==> flow/design.v <==
module PipelinedProcessor(
    input clk, reset,
    input [31:0] instruction_in,  
    input [31:0] data_in,         
    output reg [31:0] data_out,   
    output reg [31:0] address_out  
);
    reg [31:0] IF_ID_instr, IF_ID_pc;
    reg [31:0] ID_EX_regA, ID_EX_regB, ID_EX_instr;
    reg [31:0] EX_MEM_alu_out, EX_MEM_instr;
    reg [31:0] MEM_WB_data, MEM_WB_alu_out, MEM_WB_instr;
    reg [31:0] register_file[0:15];  
    reg [31:0] pc;
    wire [3:0] opcode = IF_ID_instr[31:28];
    wire [3:0] rs = IF_ID_instr[27:24];
    wire [3:0] rt = IF_ID_instr[23:20];
    wire [3:0] rd = IF_ID_instr[19:16];
    wire [15:0] imm = IF_ID_instr[15:0];
    reg [31:0] alu_in1, alu_in2, alu_out;
    always @(posedge clk or posedge reset) begin
        if (reset) begin
            pc <= 0;
            IF_ID_instr <= 0;
            IF_ID_pc <= 0;
        end else begin
            IF_ID_instr <= instruction_in;
            IF_ID_pc <= pc;
            pc <= pc + 4;
        end
    end
    always @(posedge clk or posedge reset) begin
        if (reset) begin
            ID_EX_instr <= 0;
            ID_EX_regA <= 0;
            ID_EX_regB <= 0;
        end else begin
            ID_EX_instr <= IF_ID_instr;
            ID_EX_regA <= register_file[rs];
            ID_EX_regB <= opcode == 4'b1000 ? imm : register_file[rt];  
        end
    end
    always @(posedge clk or posedge reset) begin
        if (reset) begin
            EX_MEM_alu_out <= 0;
            EX_MEM_instr <= 0;
        end else begin
            case (opcode)
                4'b0000: alu_out <= ID_EX_regA + ID_EX_regB;  
                4'b0001: alu_out <= ID_EX_regA - ID_EX_regB;  
                4'b0010: alu_out <= ID_EX_regA & ID_EX_regB;  
                4'b1000: alu_out <= ID_EX_regA + ID_EX_regB;  
                default: alu_out <= 0;
            endcase
            EX_MEM_alu_out <= alu_out;
            EX_MEM_instr <= ID_EX_instr;
        end
    end
    always @(posedge clk or posedge reset) begin
        if (reset) begin
            MEM_WB_data <= 0;
            MEM_WB_alu_out <= 0;
            MEM_WB_instr <= 0;
        end else begin
            if (opcode == 4'b1000) begin
                MEM_WB_data <= data_in;  
            end else begin
                MEM_WB_alu_out <= EX_MEM_alu_out;  
            end
            MEM_WB_instr <= EX_MEM_instr;
            register_file[rd] <= (opcode == 4'b1000) ? MEM_WB_data : MEM_WB_alu_out;  
        end
    end
    always @(*) begin
        data_out = MEM_WB_data;
        address_out = EX_MEM_alu_out;
    end
endmodule
**Step by step through the tools: PipelinedProcessor**

What the tools print for PipelinedProcessor, step after step.
Lines are those of the file above, counted from 1.
Operators carry their Yosys type and port widths (W data, S select, Z words).
Library cell names are shortened.
A cell with - has no value.

- Top module: PipelinedProcessor
- Clock: clk
- Standard-cell library: sky130hd
- Timing corner: tt_025C_1v80

**Word level**

Yosys after proc, flatten, opt, wreduce and memory -nomap, before mapping. Enables and synchronous resets that opt folds into registers are not counted as muxes. Print and check cells are not counted. Equal cells are merged and count once.

- Add/subtract/negate cells: 2
- Eq/ne operators: 48
- Mux-type cells: 5
- Bitwise operators: 2
- Reductions and logical operators: 21

Operator list:

| cell | count |
|---|---|
| $pmux W32 S16 | 2 |
| $eq A4 B4 Y1 const B | 25 |
| $pmux W32 S3 | 1 |
| $mux W32 | 2 |
| $eq A4 B3 Y1 const B | 12 |
| $reduce_and A2 Y1 | 16 |
| $add A32 B32 Y32 | 1 |
| $sub A32 B32 Y32 | 1 |
| $and A32 B32 Y32 | 1 |
| $eq A4 B2 Y1 const B | 7 |
| $eq A4 B1 Y1 const B | 4 |
| $logic_not A4 Y1 | 4 |
| $reduce_or A2 Y1 | 1 |
| $not A1 Y1 | 1 |

- Register bits: 736
- Output and inout port bits: 64
- Cells after elaboration: 101

**Longest topological paths**

Depth = most cells in a row (Yosys ltp): at word level without a register or memory, in the mapped netlist without a sequential cell, where the memories' decode and read muxes count.

- Word-level depth: 3
- ABC_AREA: 0
- Mapped depth: 20
- Gate-level depth less buffers: 19

**After synthesis**

Yosys stat after the flow's synthesis: flattened, memories mapped to cells. It holds for the ABC_AREA given above (unset counts as 0); a run with the other value may have another netlist.
The area totals of this step are shown rounded.

Cell types:

| cell type | count |
|---|---|
| edfxtp_1 | 544 |
| dfrtp_1 | 192 |
| a22oi_1 | 234 |
| nand2_1 | 373 |
| nor2_1 | 180 |
| a21oi_1 | 108 |
| nand3_1 | 102 |
| clkbuf_1 | 134 |
| a222oi_1 | 50 |
| ha_1 | 38 |
| a221oi_1 | 53 |
| o21ai_0 | 92 |
| a22o_1 | 46 |
| xor2_1 | 31 |
| xnor2_1 | 25 |
| nand4_1 | 26 |
| a31oi_1 | 24 |
| mux2i_1 | 15 |

Other cell types: 53; their cells: 281.

- Cells in the netlist: 2548
- Synthesis area: 31800 um2
- Sequential area: 21100 um2
- Flip-flop cells: 736
- Buffer cells: 148

**Worst setup path after synthesis**

Path of least setup slack by OpenSTA after synthesis, without wires, with an ideal clock, recovery checks aside; 20% of the period is set as input and as output delay. Where synthesis merged equal registers, the netlist keeps one of their names.

- Path kind: input port to flip-flop
- Start: input port reset
- End: register register_file[2][0]
- Period: 12.7 ns
- Input delay: 2.540 ns
- Launch time at the first pin: 2.540 ns
- Arrival time: 10.365 ns
- Data required time: 12.239 ns
- Setup slack: 1.874 ns
- Delay of the path: 8.286 ns
- Driving pins on the path: 3
- Path buffers: 0
- Period reached after synthesis: 10.826 ns

"delay of the path" = arrival - input delay + setup time.
"driving pins on the path": output pins that drive a net of the path, with the launching flip-flop's if there is one; two outputs of one cell count as two.
"period reached after synthesis" = period - worst setup slack (recovery checks aside). The figure is calculated, with input and output delays left at 20% of the set period.
The rows between start and end are the longest chain of elaborated cells between them; the timing report does not say that the signal goes this way. Where chains are equally long, one stands for them.
Each line given opens the expression or statement behind the cell; cells for indexed reads and writes are added by Yosys, which also makes memories of some case tables.

- Cells stage by stage: inv_1 > nand3_1 > nor3_1
- Cells in the longest elaborated chain: 2
- Elaborated cells between the ends (all ways): 2
- Source lines of those cells: 0
- Classes of those cells: logic (1); reduce/logical (1)

RTL lines, path after synthesis:

| what | RTL line | RTL |
|---|---|---|
| start, declared | 2 | `input clk, reset,` |
| $not A1 Y1 | - |  |
| $reduce_and A2 Y1 | - |  |
| end, assigned | 70 | `register_file[rd] <= (opcode == 4'b1000) ? MEM_WB_data : MEM_WB_alu_out;` |
| end, declared | 12 | `reg [31:0] register_file[0:15];` |

**Path in the finished layout**

Path of least setup slack in the final report of flow run A (OpenROAD, finished layout, wires in). Where an end is a register, its clock arrival counts in the times.

- Path kind: flip-flop to flip-flop
- Start: register IF_ID_instr[29]
- End: register alu_out[30]
- Period: 8.19 ns
- Launch time at the first pin: 0.69 ns
- Arrival time: 5.37 ns
- Data required time: 8.62 ns
- Setup slack: 3.25 ns
- Driving pins on the path: 14
- Path buffers: 0

The rows between start and end are the longest chain of elaborated cells between them; the timing report does not say that the signal goes this way. Where chains are equally long, one stands for them.
A register here has more assigning lines than the two given.

- Cells stage by stage: dfrtp_1 > or3_1 > o21ai_0 > inv_1 > fa_1 > nand2b_1 > a21o_1 > a2111oi_0 > nor4_1 > nor2_1 > a2111oi_0 > o31ai_1 > mux2i_1 > nand3_1
- Cells in the longest elaborated chain: 3
- Elaborated cells between the ends (all ways): 6
- Classes of those cells: eq/ne (3); mux (1); reduce/logical (2)

RTL lines, path after layout:

| what | RTL line | RTL |
|---|---|---|
| start, declared | 8 | `reg [31:0] IF_ID_instr, IF_ID_pc;` |
| start, assigned | 23 | `IF_ID_instr <= 0;` |
| start, assigned | 26 | `IF_ID_instr <= instruction_in;` |
| $eq A4 B4 Y1 | 47 | `case (opcode)` |
| $reduce_or A2 Y1 | - |  |
| $pmux W32 S3 | 47 |  |
| end, assigned | 48 | `4'b0000: alu_out <= ID_EX_regA + ID_EX_regB;` |
| end, assigned | 49 | `4'b0001: alu_out <= ID_EX_regA - ID_EX_regB;` |
| end, declared | 19 | `reg [31:0] alu_in1, alu_in2, alu_out;` |

Ticket comment

PipelinedProcessor through Yosys and OpenROAD on sky130hd: 2 stored runs, unordered, with their settings and measured results. The constraints put input and output delay at 20% of the set period each and load the outputs with 0.01 pF.
"achieved period" = clock period - worst setup slack. The figure is calculated, with input and output delays left at 20% of the set period.
"critical setup path time": the worst setup path's part of the clock period (all of it between registers, 20% less for each end at a port) less its slack. A launch clock that arrives late makes it longer, a capture clock that arrives late makes it shorter.
"total power after layout": no workload was simulated; the value follows from the tool's default switching activity.
Values from the reports are rounded here.

### Flow run A

==> flow/run.sh <==
#!/bin/bash
# the make line also repeats the synthesis and layout settings of config.mk as NAME=value (left out here)
make -C /OpenROAD-flow-scripts/flow DESIGN_CONFIG=/design/flow/config.mk WORK_HOME=/design/flow/orfs CLKGATE_MAP_FILE= finish
==> flow/config.mk <==
export PLATFORM = sky130hd
export DESIGN_NAME = PipelinedProcessor
export DESIGN_NICKNAME = PipelinedProcessor
export VERILOG_FILES = /design/flow/design.v
export SDC_FILE = /design/flow/constraint.sdc
export NUM_CORES = 4
export LEC_CHECK = 0
export CAP_MARGIN = 20
export CELL_PAD_IN_SITES_DETAIL_PLACEMENT = 2
export CORE_MARGIN = 8
export CORE_UTILIZATION = 20
export CTS_CLUSTER_DIAMETER = 107
export HOLD_SLACK_MARGIN = 0.25
export PLACE_DENSITY_LB_ADDON = 0.01
export SETUP_SLACK_MARGIN = 1.16
export SLEW_MARGIN = 20
==> flow/constraint.sdc <==
create_clock -name core_clock -period 8.19 [get_ports {clk}]
set_input_delay 1.6380 -clock core_clock [delete_from_list [all_inputs] [get_ports {clk}]]
set_output_delay 1.6380 -clock core_clock [all_outputs]
set_load 0.01 [all_outputs]

Results of flow run A:
- Critical setup path time: 4.94 ns
- Critical path kind: flip-flop to flip-flop
- Worst setup slack after layout: 3.25 ns
- Standard-cell area of the final layout: 39400 um2
- Die size: 172000 um2
- Yosys chip area after synthesis: 31800 um2
- Achieved period: 4.941 ns
- Utilization of the finished layout: 24.9%
- Worst hold slack in the final report: 0.345 ns
- Summed negative setup slack: 0.000 ns
- Total power after layout: 10.2 mW

### Flow run B

==> flow/run.sh <==
#!/bin/bash
# the make line also repeats the synthesis and layout settings of config.mk as NAME=value (left out here)
make -C /OpenROAD-flow-scripts/flow DESIGN_CONFIG=/design/flow/config.mk WORK_HOME=/design/flow/orfs CLKGATE_MAP_FILE= finish
==> flow/config.mk <==
export PLATFORM = sky130hd
export DESIGN_NAME = PipelinedProcessor
export DESIGN_NICKNAME = PipelinedProcessor
export VERILOG_FILES = /design/flow/design.v
export SDC_FILE = /design/flow/constraint.sdc
export NUM_CORES = 4
export LEC_CHECK = 0
export ABC_AREA = 1
export CAP_MARGIN = 20
export CELL_PAD_IN_SITES_DETAIL_PLACEMENT = 2
export CELL_PAD_IN_SITES_GLOBAL_PLACEMENT = 3
export CORE_MARGIN = 3
export CORE_UTILIZATION = 32
export CTS_CLUSTER_SIZE = 45
export PLACE_DENSITY_LB_ADDON = 0.17
export SETUP_SLACK_MARGIN = 0.28
export SLEW_MARGIN = 20
export TNS_END_PERCENT = 60
==> flow/constraint.sdc <==
create_clock -name core_clock -period 8.99 [get_ports {clk}]
set_input_delay 1.7980 -clock core_clock [delete_from_list [all_inputs] [get_ports {clk}]]
set_output_delay 1.7980 -clock core_clock [all_outputs]
set_load 0.01 [all_outputs]

Results of flow run B:
- Critical setup path time: 4.22 ns
- Critical path kind: flip-flop to flip-flop
- Worst setup slack after layout: 4.77 ns
- Standard-cell area of the final layout: 39200 um2
- Die size: 108000 um2
- Yosys chip area after synthesis: 33300 um2
- Achieved period: 4.216 ns
- Utilization of the finished layout: 38.3%
- Worst hold slack in the final report: 0.347 ns
- Summed negative setup slack: 0.000 ns
- Total power after layout: 8.73 mW
